==> flow/design.v <==
interface memory_bus();
    logic [31:2] addr;
    logic [31:0] dataD;
    logic [31:0] dataQ;
    logic read, write;
    logic ready;
    logic [3:0] byteSel;
    modport master (
        output addr,
        output dataD,
        input dataQ,
        output read, write,
        input ready,
        output byteSel
    );
    modport slave (
        input addr, 
        input dataD,
        output dataQ,
        input read, write,
        output ready,
        input byteSel
    );
endinterface
typedef enum logic [7:0] { 
    ALU_NOP = 0,     
    ALU_ADD,         
    ALU_SUB,         
    ALU_AND,         
    ALU_OR,          
    ALU_XOR,         
    ALU_LUI,         
    ALU_SLT,         
    ALU_SLTU,        
    ALU_SLL,         
    ALU_SRL,         
    ALU_SRA         
} alu_op_t;
typedef struct packed {
    logic [31:2] pc;
    logic pcValid;
} dec2ifPkt;
typedef struct packed {
    logic [31:2] pc;
    logic [31:0] inst32;
    logic instValid;
} if2decPkt;
typedef struct packed {
    logic [31:2] pc;
    logic [31:0] inst32;
    logic        instValid;
    alu_op_t aluOp;
    logic [4:0] destReg;
    logic [31:0] src1, src2;
} dec2exPkt;
typedef struct packed {
    logic [31:2] pc;
    logic [31:0] inst32;
    logic instValid;
    logic [4:0] destReg;
    logic [31:0] res;
} ex2wbPkt;
module InstDec(
    input logic clk, rst,
    input logic stall,
    input if2decPkt if2dec_i,
    output dec2ifPkt dec2if_o,
    output dec2exPkt dec2ex_o,
    input ex2wbPkt ex2wb_i
);
    if2decPkt if2dec_reg;  
    logic [31:0] rs1Val_rf, rs2Val_rf;  
    logic [31:0] rs1Val, rs2Val;  
    logic [31:2] pc, nextPc;  
    RegFile rfu(
        .clk,
        .rs1Num_i (if2dec_i.inst32[19:15]),
        .rs2Num_i (if2dec_i.inst32[24:20]),
        .rs1Val_o (rs1Val_rf),
        .rs2Val_o (rs2Val_rf),
        .rdNum_i (ex2wb_i.destReg),
        .rdVal_i (ex2wb_i.res),
        .regWrite_i (ex2wb_i.instValid)
    );
    always_comb begin
        dec2if_o = 'bx;
        dec2if_o.pc = nextPc;
        dec2if_o.pcValid = ~stall;
        dec2ex_o.pc         = if2dec_reg.pc;
        dec2ex_o.inst32     = if2dec_reg.inst32;
        dec2ex_o.instValid  = if2dec_reg.instValid;
        dec2ex_o.destReg    = 'bx;
        dec2ex_o.src1       = 'bx;
        dec2ex_o.src2       = 'bx;
        dec2ex_o.aluOp      = 0;
        case (if2dec_reg.inst32[6:0])
            7'b0110011 : begin
                dec2ex_o.destReg = if2dec_reg.inst32[11:7];
                dec2ex_o.src1 = rs1Val;
                dec2ex_o.src2 = rs2Val;
                case (if2dec_reg.inst32[14:12])
                    3'b000 : begin
                        case (if2dec_reg.inst32[31:25])
                            7'b0000000 : begin
                                dec2ex_o.aluOp = ALU_ADD;
                            end
                            7'b0100000 : begin
                                dec2ex_o.aluOp = ALU_SUB;    
                            end
                        endcase
                    end
                    3'b010 : begin
                        dec2ex_o.aluOp = ALU_SLT;
                    end
                    3'b011 : begin
                        dec2ex_o.aluOp = ALU_SLTU;
                    end
                    3'b111 : begin
                        dec2ex_o.aluOp = ALU_AND;
                    end
                    3'b110 : begin
                        dec2ex_o.aluOp = ALU_OR;
                    end
                    3'b100 : begin
                        dec2ex_o.aluOp = ALU_XOR;
                    end
                    3'b001 : begin
                        dec2ex_o.aluOp = ALU_SLL;
                    end
                    3'b101 : begin
                        case (if2dec_reg.inst32[31:25])
                            7'b0000000 : begin
                                dec2ex_o.aluOp = ALU_SRL;
                            end
                            7'b0100000 : begin
                                dec2ex_o.aluOp = ALU_SRA;
                            end
                        endcase
                    end
                endcase        
            end
            7'b0010011 : begin
                dec2ex_o.destReg = if2dec_reg.inst32[11:7];
                dec2ex_o.src1 = rs1Val;
                case (if2dec_reg.inst32[14:12])
                    3'b000 : begin
                        case (if2dec_reg.inst32[31:25])
                            7'b0000000 : begin
                                dec2ex_o.aluOp = ALU_ADD;
                                dec2ex_o.src2 = {{16{if2dec_reg.inst32[31]}}, if2dec_reg.inst32[31:20]};
                            end
                            7'b0100000 : begin
                                dec2ex_o.aluOp = ALU_SUB; 
                                dec2ex_o.src2 = {{16{if2dec_reg.inst32[31]}}, if2dec_reg.inst32[31:20]};   
                            end
                        endcase
                    end
                    3'b010 : begin
                        dec2ex_o.aluOp = ALU_SLT;
                        dec2ex_o.src2 = {{16{if2dec_reg.inst32[31]}}, if2dec_reg.inst32[31:20]};
                    end
                    3'b011 : begin
                        dec2ex_o.aluOp = ALU_SLTU;
                        dec2ex_o.src2 = {{16{if2dec_reg.inst32[31]}}, if2dec_reg.inst32[31:20]};
                    end
                    3'b111 : begin
                        dec2ex_o.aluOp = ALU_AND;
                        dec2ex_o.src2 = {{16{if2dec_reg.inst32[31]}}, if2dec_reg.inst32[31:20]};
                    end
                    3'b110 : begin
                        dec2ex_o.aluOp = ALU_OR;
                        dec2ex_o.src2 = {{16{if2dec_reg.inst32[31]}}, if2dec_reg.inst32[31:20]};
                    end
                    3'b100 : begin
                        dec2ex_o.aluOp = ALU_XOR;
                        dec2ex_o.src2 = {{16{if2dec_reg.inst32[31]}}, if2dec_reg.inst32[31:20]};
                    end
                    3'b001 : begin
                        dec2ex_o.aluOp = ALU_SLL;
                        dec2ex_o.src2 = {{27{if2dec_reg.inst32[31]}}, if2dec_reg.inst32[24:20]};
                    end
                    3'b101 : begin
                        case (if2dec_reg.inst32[31:25])
                            7'b0000000 : begin
                                dec2ex_o.aluOp = ALU_SRL;
                                dec2ex_o.src2 = {{27{if2dec_reg.inst32[31]}}, if2dec_reg.inst32[24:20]};
                            end
                            7'b0100000 : begin
                                dec2ex_o.aluOp = ALU_SRA;
                                dec2ex_o.src2 = {{27{if2dec_reg.inst32[31]}}, if2dec_reg.inst32[24:20]};
                            end
                        endcase
                    end
                endcase
            end
        endcase
    end
    always_comb begin
        if (if2dec_reg.inst32[19:15] == 5'h0) begin
            rs1Val = 32'h0;
        end else begin
            if (if2dec_reg.inst32[19:15] == ex2wb_i.destReg) begin
                rs1Val = ex2wb_i.res;
            end else begin
                rs1Val = rs1Val_rf;
            end
        end
        if (if2dec_reg.inst32[24:20] == 5'h0) begin
            rs2Val = 32'h0;
        end else begin
            if (if2dec_reg.inst32[24:20] == ex2wb_i.destReg) begin
                rs2Val = ex2wb_i.res;
            end else begin
                rs2Val = rs2Val_rf;
            end
        end
    end
    always_comb begin
        if (stall) begin
            nextPc = pc;
        end else begin
            nextPc = pc + 1;
        end
    end
    always_ff @ (posedge clk) begin
        if (!rst) begin
            pc <= -1;
        end else begin
            pc <= nextPc;
        end
    end
    always_ff @(posedge clk) begin
        if (!rst) begin
            if2dec_reg <= 0;
        end else begin
            if (!stall) begin
                if2dec_reg <= if2dec_i;
            end
        end
    end
endmodule
module RegFile(
    input logic clk,
    input logic [4:0] rs1Num_i, rs2Num_i, rdNum_i,
    output logic [31:0] rs1Val_o, rs2Val_o,
    input logic [31:0] rdVal_i,
    input logic regWrite_i
);
    reg [31:0] rf [31:1];
    always_ff @(posedge clk) begin
        if (regWrite_i) begin
            rf[rdNum_i] <= rdVal_i;
        end
    end
    always_ff @(posedge clk) begin
        if (rs1Num_i == rdNum_i) begin
            rs1Val_o <= rdVal_i;
        end else begin
            rs1Val_o <= rf[rs1Num_i];
        end
    end 
    always_ff @(posedge clk) begin
        if (rs2Num_i == rdNum_i) begin
            rs2Val_o <= rdVal_i;
        end else begin
            rs2Val_o <= rf[rs2Num_i];
        end
    end
endmodule
* Step by step through the tools: InstDec *
The steps from the RTL of InstDec to its reports follow in flow order.
Line numbers count from 1 in the design file above.
Cell names lack the library's common part.
A cell with -- has no value.

set-up
  top module = InstDec
  clock input = clk
  standard-cell library = sky130hd
  library corner = tt_025C_1v80

* After elaboration *
Yosys after proc, flatten, opt, wreduce and memory -nomap, before mapping. Enables and synchronous resets that opt folds into registers are not counted as muxes. Memory bits, and registers merged into a memory's read port (data or address), are not among the register bits. Print and check cells are not counted. Equal cells are merged and count once.
Yosys's memory passes give these memory sizes; they may raise the number of words (mostly to a power of two), join words into wider ones and drop unused or constant bits.

operators by class
  add/sub/neg operators = 1
  equal/unequal tests = 14
  mux-type cells = 20
  bitwise operators = 1
  reduce/logical cells = 7

operators with widths
  cell                                                      count
  32-bit 2-to-1 mux                                         10
  32-bit case mux with 4-bit select                         1
  32-bit case mux with 2-bit select                         1
  8-bit case mux with 8-bit select                          1
  30-bit by 1-bit adder with 30-bit output with constant B  1
  30-bit 2-to-1 mux                                         1
  5-bit == test                                             4
  7-bit by 6-bit == test with 1-bit output with constant B  2
  3-bit == test with constant B                             4
  5-bit zero test                                           2
  5-bit 2-to-1 mux                                          2
  4-bit case mux with 2-bit select                          1
  8-bit 2-to-1 mux                                          1
  7-bit by 5-bit == test with 1-bit output with constant B  1
  7-bit zero test                                           1
  3-bit by 2-bit == test with 1-bit output with constant B  2
  5-bit OR reduction                                        1
  2-bit OR reduction                                        2
  2-bit case mux with 2-bit select                          1
  3-bit by 1-bit == test with 1-bit output with constant B  1
  3-bit zero test                                           1
  1-bit NOT                                                 1
  1-bit 2-to-1 mux                                          1

word-level totals
  register bits after elaboration = 157
  RAM bits = 992
  memories = 1
  output and inout bits = 171
  elaborated cells = 48

memory list
  name    depth  bits a word  rd ports  wr ports  RTL line  RTL
  rfu.rf  31     32           2         1         249       reg [31:0] rf [31:1];

* Longest topological paths *
Depth = most cells in a row (Yosys ltp): at word level without a register or memory, in the mapped netlist without a sequential cell, where the memories' decode and read muxes count.

logic depth
  depth after elaboration = 5
  ABC_AREA = 0
  gate-level depth with buffers = 9

* Netlist *
The flow's flattened synthesis, as Yosys stat reports it; memories are mapped. The netlist is that of the ABC_AREA named above (0 if unset); the other value can give another one.

cells by type
  type      count  total area (um^2)
  edfxtp_1  992    2.98E+04
  mux2_2    498    5.61E+03
  mux2i_1   447    4.47E+03
  dfxtp_1   157    3.14E+03
  o22ai_1   378    2.36E+03
  mux4_2    78     1.76E+03
  a211oi_1  126    945.907
  o41ai_2   56     910.874
  nor2_1    207    776.995
  o21ai_0   155    775.744
  nand2_1   148    555.533
  buf_2     94     470.451
  clkbuf_1  110    412.896
  nor3_1    73     365.35
  buf_6     29     326.563
  buf_4     38     285.274
  xnor2_1   24     210.202
  xor2_1    21     183.926

Other cell types: 33; their cells: 168.

mapped netlist
  mapped cells = 3,799
  mapped area = 54,482.3 um^2
  flip-flops = 1,149

The figures by module come from a second, unflattened synthesis with its own total; it is not the netlist above.

unflattened totals
  cells (unflattened synthesis) = 3,514
  area (unflattened synthesis) = 53,669.0 um^2

Each row is one instance without its submodules.

modules
  module   times used  cells  area (um^2)  seq. area (um^2)
  RegFile  1           2,940  48,572.8     31,069.8
  InstDec  1           574    5,096.1      1,861.8

* Worst setup path after synthesis *
Path of least setup slack by OpenSTA after synthesis, without wires, with an ideal clock, recovery checks aside; 20% of the period is set as input and as output delay. Where synthesis merged equal registers, the netlist keeps one of their names.

path after synthesis
  kind = input to register
  from = input ex2wb_i
  to = memory rfu.rf[28][0]
  period = 3,910 ps
  setup time = 421 ps
  arrival time = 2,989 ps
  required time = 3,489 ps
  slack = 499 ps
  path delay = 2,628 ps
  driving pins on the path = 4
  buffers on the path = 2
  period reached after synthesis = 3,411 ps

"path delay" = arrival - input delay + setup time.
"driving pins on the path" counts driving pins, that of a launching flip-flop among them; a cell with two outputs on the path counts twice.
"period reached after synthesis" is the clock period less the worst setup slack; recovery checks do not enter. This is arithmetic on one report: input and output delays are still those of the set period (20% each).
Where an end lacks its bit number, it is one bit of the signal, or one of the new flip-flops if synthesis recoded a state register.
The rows between start and end are the longest chain of elaborated cells between them; the timing report does not say that the signal goes this way. Where chains are equally long, one stands for them.
A line is the first line of the expression or statement that the cell stems from. Yosys adds cells for indexed reads and writes and turns some case tables into memories.

between the ends, after synthesis
  cells stage by stage = clkbuf_1 or3b_2 clkbuf_1 nor2_1
  cells in the longest elaborated chain = 1
  elaborated cells on any way between the ends = 1
  those cells by class = 1 x mux

RTL lines, path after synthesis
  item                RTL line  RTL
  start: declaration  69        input ex2wbPkt ex2wb_i
  5-bit 2-to-1 mux    251       if (regWrite_i) begin
  end: declaration    249       reg [31:0] rf [31:1];

* Worst path after layout *
From the final timing report of run A: the path of least setup slack in the routed layout; clock arrival at registers is part of the times.
The path's times are printed in steps of 10 ps; the period is the one set.

path post-layout
  kind = register to output
  from = register pc[8]
  to = output dec2if_o
  period = 3,630 ps
  arrival time = 2,880 ps
  required time = 2,900 ps
  slack = 20 ps
  driving pins on the path = 11
  buffers on the path = 5

Where an end lacks its bit number, it is one bit of the signal, or one of the new flip-flops if synthesis recoded a state register.
The rows between start and end are the longest chain of elaborated cells between them; the timing report does not say that the signal goes this way. Where chains are equally long, one stands for them.

between the ends, post-layout
  cells stage by stage = dfxtp_4 nand4_1 nor3_2 buf_4 buf_6 nand4_1 buf_6 buf_6 o31ai_4 nand2_2 buf_6
  cells in the longest elaborated chain = 2
  elaborated cells on any way between the ends = 2
  those cells by class = 1 x add/sub; 1 x mux

RTL lines, path post-layout
  item                                      RTL line  RTL
  start: declaration                        74        logic [31:2] pc, nextPc;
  start: assignment                         227       pc <= -1;
  start: assignment                         229       pc <= nextPc;
  30-bit by 1-bit adder with 30-bit output  222       nextPc = pc + 1;
  30-bit 2-to-1 mux                         219       if (stall) begin
  end: declaration                          67        output dec2ifPkt dec2if_o,

--- measured runs ---
Measured results for InstDec: 2 stored runs of the Yosys and OpenROAD flow on sky130hd. The settings differ; the order carries no meaning. The constraints put input and output delay at 20% of the set period each and load the outputs with 0.01 pF.
"period achieved" is the run's clock period less its worst setup slack. It is reckoned from that one timing run; input and output delays stay at 20% of the period that was set.
Among the settings, n/a means not set for that run.

setting or result                          run A      run B
period_ns                                  3.63       5.01
CORE_UTILIZATION                           29         59
SETUP_SLACK_MARGIN                         1.01       n/a
PLACE_DENSITY_LB_ADDON                     0.26       0.19
CELL_PAD_IN_SITES_DETAIL_PLACEMENT         2          n/a
TNS_END_PERCENT                            85         n/a
CTS_CLUSTER_SIZE                           38         32
CTS_CLUSTER_DIAMETER                       156        166
MAX_ROUTING_LAYER                          met4       n/a
CAP_MARGIN                                 20         15
CORE_MARGIN                                2          10
SLEW_MARGIN                                20         35
ABC_AREA                                   n/a        1
GPL_TIMING_DRIVEN                          n/a        1
MIN_ROUTING_LAYER                          n/a        met1
area inside the die boundary (um^2)        191,354.0  111,523.0
period achieved (ps)                       3,608      4,791
setup slack of the critical path (ps)      22         219
worst hold slack in the final report (ps)  440        479
netlist area reported by Yosys (um^2)      54,482.3   58,153.3
utilization of the finished layout         0.35       0.644
total negative setup slack (ps)            0          0
--- end ---
